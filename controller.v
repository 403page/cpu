==> flow/design.v <==
module controller(
    input [2:0] i_ins,
    input i_clk, i_rst,
    output reg o_write_r, o_read_r, o_pc_en, o_accu_cen, o_ram_cen, o_rom_cen, o_ram_wen, o_ram_ren, o_rom_ren, o_addr_sel,
    output reg [1:0] o_fetch_mode
);
reg [3:0] r_current_state;	 
reg [3:0] r_next_state; 	 
parameter NOP=3'b000,  
          LDO=3'b001,  
          LDA=3'b010,  
          STO=3'b011,  
          PRE=3'b100,  
          ADD=3'b101,  
          LDM=3'b110,  
          HLT=3'b111;  
parameter Sidle=4'hf,
          S0=4'd0,
          S1=4'd1,
          S2=4'd2,
          S3=4'd3,
          S4=4'd4,
          S5=4'd5,
          S6=4'd6,
          S7=4'd7,
          S8=4'd8,
          S9=4'd9,
          S10=4'd10,
          S11=4'd11,
          S12=4'd12;
always @(posedge i_clk or negedge i_rst) begin
    if(!i_rst) r_current_state <= Sidle;  
    else r_current_state <= r_next_state;  
end
always @* begin
    case(r_current_state)
        S1: begin
            if (i_ins==NOP) r_next_state=S0;
            else if (i_ins==HLT) r_next_state=S2;
            else if (i_ins==PRE | i_ins==ADD) r_next_state=S9;
            else if (i_ins==LDM) r_next_state=S11;
            else r_next_state=S3;
        end
        S4: begin
            if (i_ins==LDA | i_ins==LDO) r_next_state=S5;  
            else r_next_state=S7;  
        end
        Sidle:   r_next_state=S0;
        S0:      r_next_state=S1;
        S2:      r_next_state=S2;
        S3:      r_next_state=S4;
        S5:      r_next_state=S6;
        S6:      r_next_state=S0;
        S7:      r_next_state=S8;
        S8:      r_next_state=S0;
        S9:      r_next_state=S10;
        S10:     r_next_state=S0;
        S11:     r_next_state=S12;
        S12:     r_next_state=S0;
        default: r_next_state=Sidle;
    endcase
end
always @* begin 
    case(r_current_state)
        Sidle: begin  
            o_write_r=1'b0;
            o_read_r=1'b0;
            o_pc_en=1'b0; 
            o_accu_cen=1'b0;
            o_ram_cen=1'b0;
            o_rom_cen=1'b0;
            o_ram_wen=1'b0;
            o_ram_ren=1'b0;
            o_rom_ren=1'b0;
            o_addr_sel=1'b0;
            o_fetch_mode=2'b00;
        end
        S0: begin  
            o_write_r=0;
            o_read_r=0;
            o_pc_en=0;
            o_accu_cen=0;
            o_ram_cen=0;
            o_rom_cen=1;
            o_ram_wen=0;
            o_ram_ren=0;
            o_rom_ren=1;
            o_addr_sel=0;
            o_fetch_mode=2'b01;
        end
        S1: begin  
            o_write_r=0;
            o_read_r=0;
            o_pc_en=1; 
            o_accu_cen=0;
            o_ram_cen=0;
            o_ram_wen=0;
            o_ram_ren=0;
            o_rom_cen=1;
            o_rom_ren=1; 
            o_addr_sel=0;
            o_fetch_mode=2'b00;
        end
        S2: begin  
            o_write_r=0;
            o_read_r=0;
            o_pc_en=0;
            o_accu_cen=0;
            o_ram_cen=0;
            o_rom_cen=0;
            o_ram_wen=0;
            o_ram_ren=0;
            o_rom_ren=0;
            o_addr_sel=0;
            o_fetch_mode=2'b00;
        end
        S3: begin  
            o_write_r=0;
            o_read_r=0;
            o_pc_en=0;
            o_accu_cen=0;
            o_ram_cen=0;
            o_rom_cen=1;
            o_ram_wen=0;
            o_ram_ren=0;
            o_rom_ren=1;
            o_addr_sel=0;
            o_fetch_mode=2'b10; 
        end
        S4: begin  
            o_write_r=0;
            o_read_r=0;
            o_pc_en=1;
            o_accu_cen=0;
            o_ram_cen=0;
            o_ram_wen=0;
            o_ram_ren=0;
            o_rom_cen=1; 
            o_rom_ren=1;
            o_addr_sel=0;
            o_fetch_mode=2'b00; 
        end
        S5: begin  
            if (i_ins==LDO) begin
                o_write_r=1;
                o_read_r=0;
                o_pc_en=0;
                o_accu_cen=1;
                o_ram_cen=0;
                o_ram_wen=0;
                o_ram_ren=0;
                o_rom_cen=1;
                o_rom_ren=1;
                o_addr_sel=1;
                o_fetch_mode=2'b00; 		 
            end
            else begin
                o_write_r=1;
                o_read_r=0;
                o_pc_en=0;
                o_accu_cen=1;
                o_ram_cen=1;
                o_ram_wen=0;
                o_ram_ren=1;
                o_rom_cen=0;
                o_rom_ren=0;
                o_addr_sel=1;
                o_fetch_mode=2'b00;
            end	 
        end
        S6: begin  
            o_write_r=1'b0;
            o_read_r=1'b0;
            o_pc_en=1'b0;
            o_accu_cen=1'b0;
            o_ram_cen=1'b0;
            o_rom_cen=1'b0;
            o_ram_wen=1'b0;
            o_ram_ren=1'b0;
            o_rom_ren=1'b0;
            o_addr_sel=1'b0;
            o_fetch_mode=2'b00;
	end
        S7: begin  
            o_write_r=0;
            o_read_r=1;
            o_pc_en=0;
            o_accu_cen=0;
            o_ram_cen=0;
            o_rom_cen=0;
            o_ram_wen=0;
            o_ram_ren=0;
            o_rom_ren=0;
            o_addr_sel=0;
            o_fetch_mode=2'b00;
        end
        S8: begin  
            o_write_r=0;
            o_read_r=1;
            o_pc_en=0;
            o_accu_cen=0;
            o_rom_ren=0;
            o_rom_cen=0;
            o_ram_cen=1;
            o_ram_wen=1;
            o_ram_ren=0;
            o_addr_sel=1;
            o_fetch_mode=2'b00;
        end
        S9: begin  
            if (i_ins==PRE) begin
                o_write_r=0;
                o_read_r=1;
                o_pc_en=0;
                o_accu_cen=1;
                o_ram_cen=0;
                o_rom_cen=0;
                o_ram_wen=0;
                o_ram_ren=0;
                o_rom_ren=0;
                o_addr_sel=0;
                o_fetch_mode=2'b00;
            end
            else begin 
                o_write_r=0;
                o_read_r=1;
                o_pc_en=0;
                o_accu_cen=1;
                o_ram_cen=0;
                o_rom_cen=0;
                o_ram_wen=0;
                o_ram_ren=0;
                o_rom_ren=0;
                o_addr_sel=0;
                o_fetch_mode=2'b00;		 
            end 
        end
        S10: begin  
            o_write_r=0;
            o_read_r=1;
            o_pc_en=0;
            o_accu_cen=0;
            o_ram_cen=0;
            o_rom_cen=0;
            o_ram_wen=0;
            o_ram_ren=0;
            o_rom_ren=0;
            o_addr_sel=0;
            o_fetch_mode=2'b00;
        end
        S11: begin  
            o_write_r=1;
            o_read_r=0;
            o_pc_en=0;
            o_accu_cen=1;
            o_ram_cen=0;
            o_ram_wen=0;
            o_ram_ren=0;
            o_rom_cen=0;
            o_rom_ren=0;
            o_addr_sel=0;
            o_fetch_mode=2'b00;
        end
        S12: begin  
            o_write_r=0;
            o_read_r=0;
            o_pc_en=0;
            o_accu_cen=1;
            o_ram_cen=0;
            o_rom_cen=0;
            o_ram_wen=0;
            o_ram_ren=0;
            o_rom_ren=0;
            o_addr_sel=0;
            o_fetch_mode=2'b00;	 
        end
        default: begin
            o_write_r=0;
            o_read_r=0;
            o_pc_en=0;
            o_accu_cen=0;
            o_ram_cen=0;
            o_rom_cen=0;
            o_ram_wen=0;
            o_ram_ren=0;
            o_rom_ren=0;
            o_addr_sel=0;
            o_fetch_mode=2'b00;		 
        end
    endcase
end
endmodule
Tool chain data of controller:

Tool output for the design above, in the order of the flow.
Lines are those of the file above, counted from 1.
The mark - stands for no value.

* top module: controller
* clock input: i_clk
* cell library: sky130hd
* corner: tt_025C_1v80

Word level:

Counts by Yosys on the flattened word-level netlist (proc, flatten, opt, wreduce; memories kept). Register bits leave out memories and registers merged into their read ports (data or address); mux counts leave out enables and synchronous resets folded into registers. Print and check cells are left out. Cells with the same type and inputs are merged into one.

* bitwise gates (word level): 2
* multiplexer cells: 18
* reduce/logical cells: 9
* eq/ne operators: 19

Operators by type and width (count)
* 4-bit case mux with 10-bit select: 1
* 4-bit == test (second input constant): 6
* 4-bit by 3-bit == test with 1-bit output (second input constant): 4
* 4-bit two-way mux: 4
* 3-bit == test (second input constant): 4
* 4-bit OR reduction: 3
* 1-bit two-way mux: 9
* 4-bit by 2-bit == test with 1-bit output (second input constant): 2
* 2-bit OR reduction: 3
* 5-bit OR reduction: 1
* 4-bit by 1-bit == test with 1-bit output (second input constant): 1
* 4-bit logical NOT: 1
* 2-bit case mux with 2-bit select: 1
* 1-bit case mux with 2-bit select: 2
* 3-bit by 1-bit == test with 1-bit output (second input constant): 1
* 3-bit by 2-bit == test with 1-bit output (second input constant): 1
* 3-bit logical NOT: 1
* 1-bit bitwise OR: 2
* 2-bit two-way mux: 1

* register bits after elaboration: 4
* input port bits: 5
* elaborated cells: 49

Longest topological paths:

Depth = most cells in a row (Yosys ltp): at word level without a register or memory, in the mapped netlist without a sequential cell, where the memories' decode and read muxes count.

* word-level depth: 6
* ABC_AREA: 1
* gate-level depth with buffers: 5
* mapped depth without buffers: 5

Synthesis result:

Yosys stat after the flow's synthesis: flattened, memories mapped to cells. It holds for the ABC_AREA given above (unset counts as 0); a run with the other value may have another netlist.

* sequential area: 326.6 µm²
* flip-flop cells: 13
* chip area (Yosys): 534.3 µm²
* cells in the netlist: 61
* buffer cells: 3

Cells by type
* sky130_fd_sc_hd__dfrtp_1: count 12, total area 300.288 µm²
* sky130_fd_sc_hd__nand2_1: count 12, total area 45.043 µm²
* sky130_fd_sc_hd__inv_1: count 11, total area 41.29 µm²
* sky130_fd_sc_hd__dfstp_2: count 1, total area 26.275 µm²
* sky130_fd_sc_hd__nor2_1: count 7, total area 26.275 µm²
* sky130_fd_sc_hd__nand3_1: count 4, total area 20.019 µm²
* sky130_fd_sc_hd__nor3_1: count 3, total area 15.014 µm²
* sky130_fd_sc_hd__nand2_2: count 2, total area 12.512 µm²
* sky130_fd_sc_hd__nand3_2: count 1, total area 10.01 µm²
* sky130_fd_sc_hd__buf_4: count 1, total area 7.507 µm²
* sky130_fd_sc_hd__clkbuf_1: count 2, total area 7.507 µm²
* sky130_fd_sc_hd__inv_2: count 2, total area 7.507 µm²
* sky130_fd_sc_hd__nor2_2: count 1, total area 6.256 µm²
* sky130_fd_sc_hd__o21ai_1: count 1, total area 5.005 µm²
* sky130_fd_sc_hd__conb_1: count 1, total area 3.754 µm²

Worst setup path after synthesis:

Path of least setup slack by OpenSTA after synthesis, without wires, with an ideal clock, recovery checks aside; 20% of the period is set as input and as output delay. Where synthesis merged equal registers, the netlist keeps one of their names.

* path type: input -> output
* start point: input port i_ins[2]
* end point: output port o_rom_ren
* stages on the path: 4
* required time: 1544 ps
* buffers on the path: 1
* external input delay: 386 ps
* slack: 555 ps
* clock period: 1930 ps
* arrival time: 989 ps
* path delay: 603 ps
* synthesis period reached: 1375 ps

"path delay" is the arrival time less input delay plus setup time.
At an output port there is no setup time.
"stages on the path" counts driving pins, that of a launching flip-flop among them; a cell with two outputs on the path counts twice.
"synthesis period reached" is the clock period less the worst setup slack; recovery checks do not enter. This is arithmetic on one report: input and output delays are still those of the set period (20% each).
Between the ends stands the longest chain of elaborated cells between them, by number of cells; it is not shown to be the way that was timed. Of several equally long chains one is given.
A line is the first line of the expression or statement that the cell stems from. Yosys adds cells for indexed reads and writes and turns some case tables into memories.

* cells stage by stage: sky130_fd_sc_hd__inv_2 > sky130_fd_sc_hd__nand3_2 > sky130_fd_sc_hd__o21ai_1 > sky130_fd_sc_hd__buf_4
* cells in the longest elaborated chain: 3

Ends and longest elaborated chain, post-synthesis
* from (decl): RTL line 2 `input [2:0] i_ins,`
* 3-bit by 1-bit == test with 1-bit output: RTL line 144 `if (i_ins==LDO) begin`
* 1-bit two-way mux: RTL line 144
* 1-bit case mux with 2-bit select: RTL line 64 `case(r_current_state)`
* to (decl): RTL line 4 `output reg o_write_r, o_read_r, o_pc_en, o_accu_cen, o_ram_cen, o_rom_cen, o_ram_wen, o_ram_ren, o_rom_ren, o_ ...`

Nets of the timed path that keep an RTL name, with a line that drives or declares them; the list need not be complete.

Nets with RTL names, path post-synthesis (RTL line)
* o_rom_cen: 64

Worst path after layout:

Path of least setup slack in the final report of entry A (OpenROAD, finished layout, wires in). Where an end is a register, its clock arrival counts in the times.
The report prints the path's times to 10 ps; the period is as set.

* path type: register -> output
* start point: register r_current_state
* end point: output port o_addr_sel
* clock period: 1700 ps
* required time: 1360 ps
* arrival time: 1290 ps
* buffers on the path: 1
* stages on the path: 4
* slack: 70 ps

An end named without its bit number is one bit of that signal or, where synthesis recoded a state register, one of its new flip-flops.
Between the ends stands the longest chain of elaborated cells between them, by number of cells; it is not shown to be the way that was timed. Of several equally long chains one is given.

* cells stage by stage: sky130_fd_sc_hd__dfrtp_1 > sky130_fd_sc_hd__inv_2 > sky130_fd_sc_hd__nand2_1 > sky130_fd_sc_hd__clkdlybuf4s50_1
* cells in the longest elaborated chain: 3

Ends and longest elaborated chain, after layout
* from (decl): RTL line 7 `reg [3:0] r_current_state;`
* from (assign): RTL line 32 `if(!i_rst) r_current_state <= Sidle;`
* from (assign): RTL line 33 `else r_current_state <= r_next_state;`
* 4-bit by 3-bit == test with 1-bit output: RTL line 64 `case(r_current_state)`
* 2-bit OR reduction
* 1-bit two-way mux: RTL line 64
* to (decl): RTL line 4 `output reg o_write_r, o_read_r, o_pc_en, o_accu_cen, o_ram_cen, o_rom_cen, o_ram_wen, o_ram_ren, o_rom_ren, o_ ...`

Stored flow runs of controller (2 of them; Yosys, OpenROAD, sky130hd). They differ in their settings and are not a sequence. Constraints: input delay and output delay 20% of the set period each, output load 0.01 pF.
"clock period achieved" is the run's clock period less its worst setup slack. It is reckoned from that one timing run; input and output delays stay at 20% of the period that was set.
"worst path time" means the part of the period allowed to the worst setup path (the constraints hold back 20% at inputs and 20% at outputs) less its slack; where the path has registers, the arrival times of their clocks count too.
By "total power of the final layout" is meant OpenSTA's value without simulated activity: inputs other than the clock are taken to toggle once in ten clock periods, and the tool carries that through the logic.
"worst path time" is known to 10 ps.

### Entry A

==> flow/run.sh <==
#!/bin/bash
# the make line also repeats the synthesis and layout settings of config.mk as NAME=value (left out here)
make -C /OpenROAD-flow-scripts/flow DESIGN_CONFIG=/design/flow/config.mk WORK_HOME=/design/flow/orfs CLKGATE_MAP_FILE= finish
==> flow/config.mk <==
export PLATFORM = sky130hd
export DESIGN_NAME = controller
export DESIGN_NICKNAME = controller
export VERILOG_FILES = /design/flow/design.v
export SDC_FILE = /design/flow/constraint.sdc
export NUM_CORES = 4
export LEC_CHECK = 0
export ABC_AREA = 1
export CAP_MARGIN = 20
export CORE_ASPECT_RATIO = 0.99
export CORE_MARGIN = 2
export CORE_UTILIZATION = 25
export CTS_CLUSTER_DIAMETER = 361
export CTS_CLUSTER_SIZE = 30
export MAX_ROUTING_LAYER = met5
export MIN_ROUTING_LAYER = met2
export PLACE_DENSITY = 0.38
export SLEW_MARGIN = 0
==> flow/constraint.sdc <==
create_clock -name core_clock -period 1.7 [get_ports {i_clk}]
set_input_delay 0.3400 -clock core_clock [delete_from_list [all_inputs] [get_ports {i_clk}]]
set_output_delay 0.3400 -clock core_clock [all_outputs]
set_load 0.01 [all_outputs]

Results of entry A:
- Worst path time: 1290 ps
- Kind of the worst setup path: register -> output
- Worst setup slack after layout: 71 ps
- Clock period achieved: 1629 ps
- Total negative slack on setup checks: 0 ps
- Standard-cell area after routing: 808.3 µm²
- Worst hold slack in the final report: 289 ps
- Full die area: 2522.8 µm²
- Cell area after synthesis: 534.3 µm²
- Total power of the final layout: 668.7 uW
- Utilization after layout: 40.4 %

### Entry B

==> flow/run.sh <==
#!/bin/bash
# the make line also repeats the synthesis and layout settings of config.mk as NAME=value (left out here)
make -C /OpenROAD-flow-scripts/flow DESIGN_CONFIG=/design/flow/config.mk WORK_HOME=/design/flow/orfs CLKGATE_MAP_FILE= finish
==> flow/config.mk <==
export PLATFORM = sky130hd
export DESIGN_NAME = controller
export DESIGN_NICKNAME = controller
export VERILOG_FILES = /design/flow/design.v
export SDC_FILE = /design/flow/constraint.sdc
export NUM_CORES = 4
export LEC_CHECK = 0
export CAP_MARGIN = 20
export CORE_MARGIN = 2
export CORE_UTILIZATION = 35
export SLEW_MARGIN = 20
==> flow/constraint.sdc <==
create_clock -name core_clock -period 1.79 [get_ports {i_clk}]
set_input_delay 0.3580 -clock core_clock [delete_from_list [all_inputs] [get_ports {i_clk}]]
set_output_delay 0.3580 -clock core_clock [all_outputs]
set_load 0.01 [all_outputs]

Results of entry B:
- Worst path time: 1380 ps
- Kind of the worst setup path: register -> output
- Worst setup slack after layout: 51 ps
- Clock period achieved: 1739 ps
- Total negative slack on setup checks: 0 ps
- Standard-cell area after routing: 738.2 µm²
- Worst hold slack in the final report: 381 ps
- Full die area: 1701.2 µm²
- Cell area after synthesis: 485.5 µm²
- Total power of the final layout: 631.6 uW
- Utilization after layout: 56.7 %
