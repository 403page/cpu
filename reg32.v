==> flow/design.v <==
module reg_32 (
    input [7:0] i_data, 
    output [7:0] o_data,
    input i_wen, 
    input i_ren,
    input [7:0] i_addr,
    input i_clk
);
reg [7:0] r_reg[31:0];  
wire [4:0] n_addr;
assign n_addr = i_addr[4:0];
assign o_data = (i_ren)? r_reg[n_addr]:8'hzz;
always @(posedge i_clk) begin				 
    if(i_wen) r_reg[n_addr] <= i_data;
end
endmodule
Tool chain data of reg_32
Tool output for the design above, in the order of the flow.
Line numbers count from 1 in the design file above.
Operators: Yosys type, input widths -> output width; for muxes data width and select width s.
Cell names lack the library's common part.
A cell with -- has no value.

design
  top module = reg_32
  clock = i_clk
  cell library = sky130hd
  corner = tt_025C_1v80

Elaborated design
Counts by Yosys on the flattened word-level netlist (proc, flatten, opt, wreduce; memories kept). Register bits leave out memories and registers merged into their read ports (data or address); mux counts leave out enables and synchronous resets folded into registers. Print and check cells are left out. Cells with the same type and inputs are merged into one.
Yosys's memory passes give these memory sizes; they may raise the number of words (mostly to a power of two), join words into wider ones and drop unused or constant bits.

cells by class
  mux-type cells = 4

operators by type and width
  cell    count
  $mux 8  2
  $mux 5  1
  $mux 1  1

word-level totals
  flip-flop bits (word level) = 0
  memory bits (writable) = 256
  memories kept = 1
  output and inout bits = 8
  word-level cells = 5

memory list
  name   words  bits a word  rd ports  write ports  line  source
  r_reg  32     8            1         1            9     reg [7:0] r_reg[31:0];

Longest topological paths
Yosys ltp: most cells in a row. Word level: on the elaborated netlist, between registers, memories and ports. Mapped: between sequential cells and ports; inverters and the memories' decode and read muxes count.

depth
  word-level depth = 1
  ABC_AREA = 0
  depth in mapped cells = 7
  mapped depth without buffers = 4

Synthesis result
The flow's flattened synthesis, as Yosys stat reports it; memories are mapped. The netlist is that of the ABC_AREA named above (0 if unset); the other value can give another one.
Totals and module areas in this step are rounded.

synthesis totals
  standard cells after synthesis = 568
  mapped area = 10050 um2
  sequential area = 7687 um2
  mapped flip-flops = 256
  buffers = 35

cells by type
  cell       count  area in all (um2)
  edfxtp_1   256    7.69E+03
  mux2i_1    128    1.28E+03
  o22ai_1    63     394.128
  buf_2      22     110.106
  nor2_1     29     108.854
  nor4_1     16     100.096
  nand4bb_1  5      56.304
  or4b_1     4      40.038
  nand2_1    10     37.536
  nand4b_1   4      35.034
  clkbuf_1   8      30.029
  nand3b_1   4      30.029
  or3b_2     3      26.275
  buf_6      2      22.522
  nor3_1     4      20.019
  o22ai_2    1      12.512
  or4bb_1    1      11.261
  nand3_1    2      10.01

Other cell types: 5; their cells: 6.

Worst setup path after synthesis
Source: OpenSTA report_checks on the synthesized netlist (no wires, ideal clock, input and output delay 20% of the period each), path of least setup slack; recovery checks are left aside. Register names are those of the netlist, which keeps one name where synthesis merged equal registers.

timing path after synthesis
  path type = input to output
  from = in i_addr[1]
  to = out o_data[1]
  period = 3210 ps
  input delay = 642 ps
  output delay = 642 ps
  arrival time = 1905 ps
  setup slack = 663 ps
  delay of the path = 1263 ps
  driving pins on the path = 7
  buffers on the path = 3
  synthesis period reached = 2547 ps

"delay of the path" = arrival - input delay + setup time.
At an output port there is no setup time.
"driving pins on the path": output pins that drive a net of the path, with the launching flip-flop's if there is one; two outputs of one cell count as two.
"synthesis period reached" is the clock period less the worst setup slack; recovery checks do not enter. This is arithmetic on one report: input and output delays are still those of the set period (20% each).
The rows between start and end are the longest chain of elaborated cells between them; the timing report does not say that the signal goes this way. Where chains are equally long, one stands for them.
A line is the first line of the expression or statement that the cell stems from. Yosys adds cells for indexed reads and writes and turns some case tables into memories.
A memory read counts as a cell of the chain, while the word-level depth stops at memories.

on the way, after synthesis
  cell sequence = clkbuf_1 > buf_2 > buf_2 > mux2i_1 > o22ai_1 > nor4_1 > nand2_1
  length of the longest elaborated chain = 2

RTL lines, path after synthesis
  what          line  source
  from (decl)   6     input [7:0] i_addr,
  $mem_v2 32x8  9     reg [7:0] r_reg[31:0];
  $mux 8        12    assign o_data = (i_ren)? r_reg[n_addr]:8'hzz;
  to (decl)     3     output [7:0] o_data,

Timing after layout
From the final timing report of stored run 1: the path of least setup slack in the routed layout; clock arrival at registers is part of the times.
The report prints the path's times to 10 ps; the period is as set.

timing path after layout
  path type = input to output
  from = in i_addr[4]
  to = out o_data[2]
  period = 4460 ps
  input delay = 890 ps
  output delay = 890 ps
  arrival time = 3560 ps
  setup slack = 10 ps
  driving pins on the path = 7
  buffers on the path = 3

The rows between start and end are the longest chain of elaborated cells between them; the timing report does not say that the signal goes this way. Where chains are equally long, one stands for them.
A memory read counts as a cell of the chain, while the word-level depth stops at memories.

on the way, after layout
  cell sequence = clkdlybuf4s50_1 > buf_12 > nand4b_1 > o22ai_1 > nor4_1 > nand2_1 > clkdlybuf4s50_1
  length of the longest elaborated chain = 2

RTL lines, path after layout
  what          line  source
  from (decl)   6     input [7:0] i_addr,
  $mem_v2 32x8  9     reg [7:0] r_reg[31:0];
  $mux 8        12    assign o_data = (i_ren)? r_reg[n_addr]:8'hzz;
  to (decl)     3     output [7:0] o_data,

# Flow runs of reg_32

Record of 2 stored runs of the RTL-to-layout flow on reg_32, platform sky130hd. The runs are unordered. Constraints: input delay and output delay 20% of the set period each, output load 0.01 pF.
"clock period reached" means the clock period less the worst setup slack. The figure is calculated, with input and output delays left at 20% of the set period.
Results are given in rounded form.
Among the settings, -- means not set for that run.

name                                   stored run 1  stored run 2
period_ns                              4.46          3.51
CORE_UTILIZATION                       26            59
PLACE_DENSITY                          0.83          --
CORE_ASPECT_RATIO                      1.0           1.17
CELL_PAD_IN_SITES_DETAIL_PLACEMENT     2             1
CTS_CLUSTER_DIAMETER                   273           --
SLEW_MARGIN                            40            20
CAP_MARGIN                             20            20
CORE_MARGIN                            2             2
SETUP_SLACK_MARGIN                     --            0.37
PLACE_DENSITY_LB_ADDON                 --            0.27
TNS_END_PERCENT                        --            45
CTS_CLUSTER_SIZE                       --            10
MAX_ROUTING_LAYER                      --            met5
Yosys chip area after synthesis (um2)  10050         10050
die footprint (um2)                    40230         18090
standard-cell area after layout (um2)  11880         12280
utilization after routing (%)          31.0          73.7
worst setup slack after layout (ps)    10            356
total negative setup slack (ps)        0             0
smallest hold slack (ps)               928           1030
clock period reached (ps)              4450          3154
