==> flow/design.v <==
module ins_reg (
    input [7:0] i_data,
    input [1:0] i_fetch_mode,
    input i_clk,
    input i_rst,
    output [2:0] o_ins_func,
    output [4:0] o_addr_1,
    output [7:0] o_addr_2
);
reg [7:0] r_ins_p1, r_ins_p2;
reg [2:0] r_state;
assign o_ins_func = r_ins_p1[7:5];  
assign o_addr_1   = r_ins_p1[4:0];  
assign o_addr_2   = r_ins_p2;
always @(posedge i_clk or negedge i_rst) begin
    if(!i_rst) begin
        r_ins_p1 <= 8'd0;
        r_ins_p2 <= 8'd0;
    end
    else begin
        if(i_fetch_mode == 2'b01) begin			 
            r_ins_p1 <= i_data;
            r_ins_p2 <= r_ins_p2;
        end
        else if(i_fetch_mode == 2'b10) begin		 
            r_ins_p1 <= r_ins_p1;
            r_ins_p2 <= i_data;
        end
        else begin
            r_ins_p1 <= r_ins_p1;
            r_ins_p2 <= r_ins_p2;
        end
    end
end
endmodule
==> Reports on ins_reg <==
The steps from the RTL of ins_reg to its reports follow in flow order.
Lines are those of the file above, counted from 1.
{ "design": {"top": "ins_reg", "clk_port": "i_clk", "lib": "sky130hd", "lib_corner": "tt_025C_1v80"} }

==> Word-level counts <==
Counts by Yosys on the flattened word-level netlist (proc, flatten, opt, wreduce; memories kept). Register bits leave out memories and registers merged into their read ports (data or address); mux counts leave out enables and synchronous resets folded into registers. Print and check cells are left out. Cells with the same type and inputs are merged into one.
{ "word_totals": {"regBits": 16, "input_bits": 12, "out_inout_bits": 16, "wordCells": 6} }
{ "classes": {"n_eq": 2, "bitwise": 1, "reduce_and_logical": 1} }
{ "op_table": {"columns": ["operator", "n"], "rows": [
  ["== test 2 x 1 -> 1 bit (second input constant)", 1],
  ["== test 2 bit (second input constant)", 1],
  ["AND reduction 2 bit", 1],
  ["NOT 1 bit", 1]
]} }

==> Depth <==
Depth = most cells in a row (Yosys ltp): at word level without a register or memory, in the mapped netlist without a sequential cell, where the memories' decode and read muxes count.
{ "logic_depth": {"word_depth": 3, "abc_area": 0, "ltp_mapped": 3, "depth_no_buf": 2} }

==> After synthesis <==
Source: synth_stat.txt of the flow (Yosys; design flattened, memories mapped). It holds for the ABC_AREA given above (unset counts as 0); a run with the other value may have another netlist.
{ "types": {"columns": ["type", "n", "area_total_um2"], "rows": [
  ["sky130_fd_sc_hd__dfrtp_1", 16, 400.384],
  ["sky130_fd_sc_hd__mux2_4", 8, 120.115],
  ["sky130_fd_sc_hd__mux2_2", 8, 90.086],
  ["sky130_fd_sc_hd__nand2b_1", 2, 12.512],
  ["sky130_fd_sc_hd__buf_6", 1, 11.261],
  ["sky130_fd_sc_hd__and2b_1", 1, 7.507]
]} }
{ "synth_totals": {"mapped_cells": 36, "yosys_area_um2": 641.9, "seqArea_um2": 400.4, "ff_cells": 16, "n_buf": 1} }

==> Worst setup path after synthesis <==
Source: OpenSTA report_checks on the synthesized netlist (no wires, ideal clock, input and output delay 20% of the period each), path of least setup slack; recovery checks are left aside. Register names are those of the netlist, which keeps one name where synthesis merged equal registers.
{ "synth_timing": {"kind": "in2reg", "start": "in i_fetch_mode[0]", "end": "reg r_ins_p2[0]", "clock_period_ns": 1.23, "in_delay_ns": 0.246, "setup_time_ns": 0.125, "t_first_pin_ns": 0.246, "arrival_time_ns": 0.817, "t_required_ns": 1.105, "slack_ns": 0.288, "delay_ns": 0.696, "stages": 2, "n_path_buf": 0, "period_less_setup_slack_ns": 0.942} }
"delay_ns" = arrival - input delay + setup time.
"stages": output pins that drive a net of the path, with the launching flip-flop's if there is one; two outputs of one cell count as two.
"period_less_setup_slack_ns" = period - worst setup slack (recovery checks aside). The figure is calculated, with input and output delays left at 20% of the set period.
Between the ends stands the longest chain of elaborated cells between them, by number of cells; it is not shown to be the way that was timed. Of several equally long chains one is given.
Each line given opens the expression or statement behind the cell; cells for indexed reads and writes are added by Yosys, which also makes memories of some case tables.
At most two assigning lines are given for a register; there are more.
{ "synth_between": {"cell_sequence": "sky130_fd_sc_hd__and2b_1 -> sky130_fd_sc_hd__mux2_2", "elab_chain_len": 3, "cells_between": 4, "cone_lines": 2, "classes_between": "eq/ne: 2; logic: 1; reduce/logical: 1"} }
{ "synth_rtl": {"columns": ["item", "line", "text"], "rows": [
  ["start, declared", 3, "input [1:0] i_fetch_mode,"],
  ["== test 2 x 1 -> 1 bit", 21, "if(i_fetch_mode == 2'b01) begin"],
  ["NOT 1 bit", null, null],
  ["AND reduction 2 bit", null, null],
  ["end, assigned", 23, "r_ins_p2 <= r_ins_p2;"],
  ["end, assigned", 27, "r_ins_p2 <= i_data;"],
  ["end, declared", 10, "reg [7:0] r_ins_p1, r_ins_p2;"]
]} }

==> Path in the finished layout <==
From the final timing report of run A: the path of least setup slack in the routed layout; clock arrival at registers is part of the times.
{ "layout_timing": {"kind": "reg2out", "start": "reg r_ins_p1[1]", "end": "out o_addr_1[1]", "clock_period_ns": 1.26, "output_delay_ns": 0.25, "t_first_pin_ns": 0.24, "arrival_time_ns": 0.78, "t_required_ns": 1.01, "slack_ns": 0.23, "stages": 2, "n_path_buf": 1} }
At most two assigning lines are given for a register; there are more.
{ "layout_between": {"cell_sequence": "sky130_fd_sc_hd__dfrtp_1 -> sky130_fd_sc_hd__buf_2", "elab_chain_len": 0, "cells_between": 0, "cone_lines": 0} }
{ "layout_rtl": {"columns": ["item", "line", "text"], "rows": [
  ["start, declared", 10, "reg [7:0] r_ins_p1, r_ins_p2;"],
  ["start, assigned", 22, "r_ins_p1 <= i_data;"],
  ["start, assigned", 26, "r_ins_p1 <= r_ins_p1;"],
  ["end, declared", 7, "output [4:0] o_addr_1,"]
]} }

==> runs of ins_reg <==
2 stored runs of ins_reg in the flow (synthesis by Yosys, layout by OpenROAD, sky130hd cells), in arbitrary order. Constraints: input delay and output delay 20% of the set period each, output load 0.01 pF.
"achieved clock period (ns)" means the clock period less the worst setup slack. The figure is calculated, with input and output delays left at 20% of the set period.
"worst setup path time (ns)": the worst setup path's part of the clock period (all of it between registers, 20% less for each end at a port) less its slack. A launch clock that arrives late makes it longer, a capture clock that arrives late makes it shorter.
"finish__power__total" rests on the timing tool's default activity at the inputs, not on a simulated workload.

settings of run A
{
  "period_ns": 1.26,
  "CORE_UTILIZATION": 19,
  "SETUP_SLACK_MARGIN": 0.36,
  "PLACE_DENSITY_LB_ADDON": 0.19,
  "CORE_ASPECT_RATIO": 0.67,
  "GPL_ROUTABILITY_DRIVEN": 0,
  "SLEW_MARGIN": 20,
  "CAP_MARGIN": 20,
  "CORE_MARGIN": 2
}
report of run A
yosys chip area after synthesis (um^2): 641.9
finish__design__die__area: 3868.6
finish__design__instance__area__stdcell: 1027.2
finish__design__instance__utilization: 0.3156
finish__timing__setup__ws: 0.229
finish__timing__setup__tns: 0.000
finish__timing__hold__ws: 0.322
finish__power__total: 1.439e-03
achieved clock period (ns): 1.031
worst setup path time (ns): 0.78
worst setup path kind: reg2out

settings of run B
{
  "period_ns": 1.2,
  "CORE_UTILIZATION": 39,
  "SETUP_SLACK_MARGIN": 0.08,
  "PLACE_DENSITY": 0.5,
  "CELL_PAD_IN_SITES_GLOBAL_PLACEMENT": 0,
  "TNS_END_PERCENT": 25,
  "GPL_TIMING_DRIVEN": 1,
  "GPL_ROUTABILITY_DRIVEN": 1,
  "SLEW_MARGIN": 15,
  "MIN_ROUTING_LAYER": "met1",
  "CAP_MARGIN": 20,
  "CORE_MARGIN": 2
}
report of run B
yosys chip area after synthesis (um^2): 641.9
finish__design__die__area: 1986.5
finish__design__instance__area__stdcell: 1012.2
finish__design__instance__utilization: 0.6642
finish__timing__setup__ws: 0.056
finish__timing__setup__tns: 0.000
finish__timing__hold__ws: 0.273
finish__power__total: 1.398e-03
achieved clock period (ns): 1.144
worst setup path time (ns): 0.90
worst setup path kind: reg2out
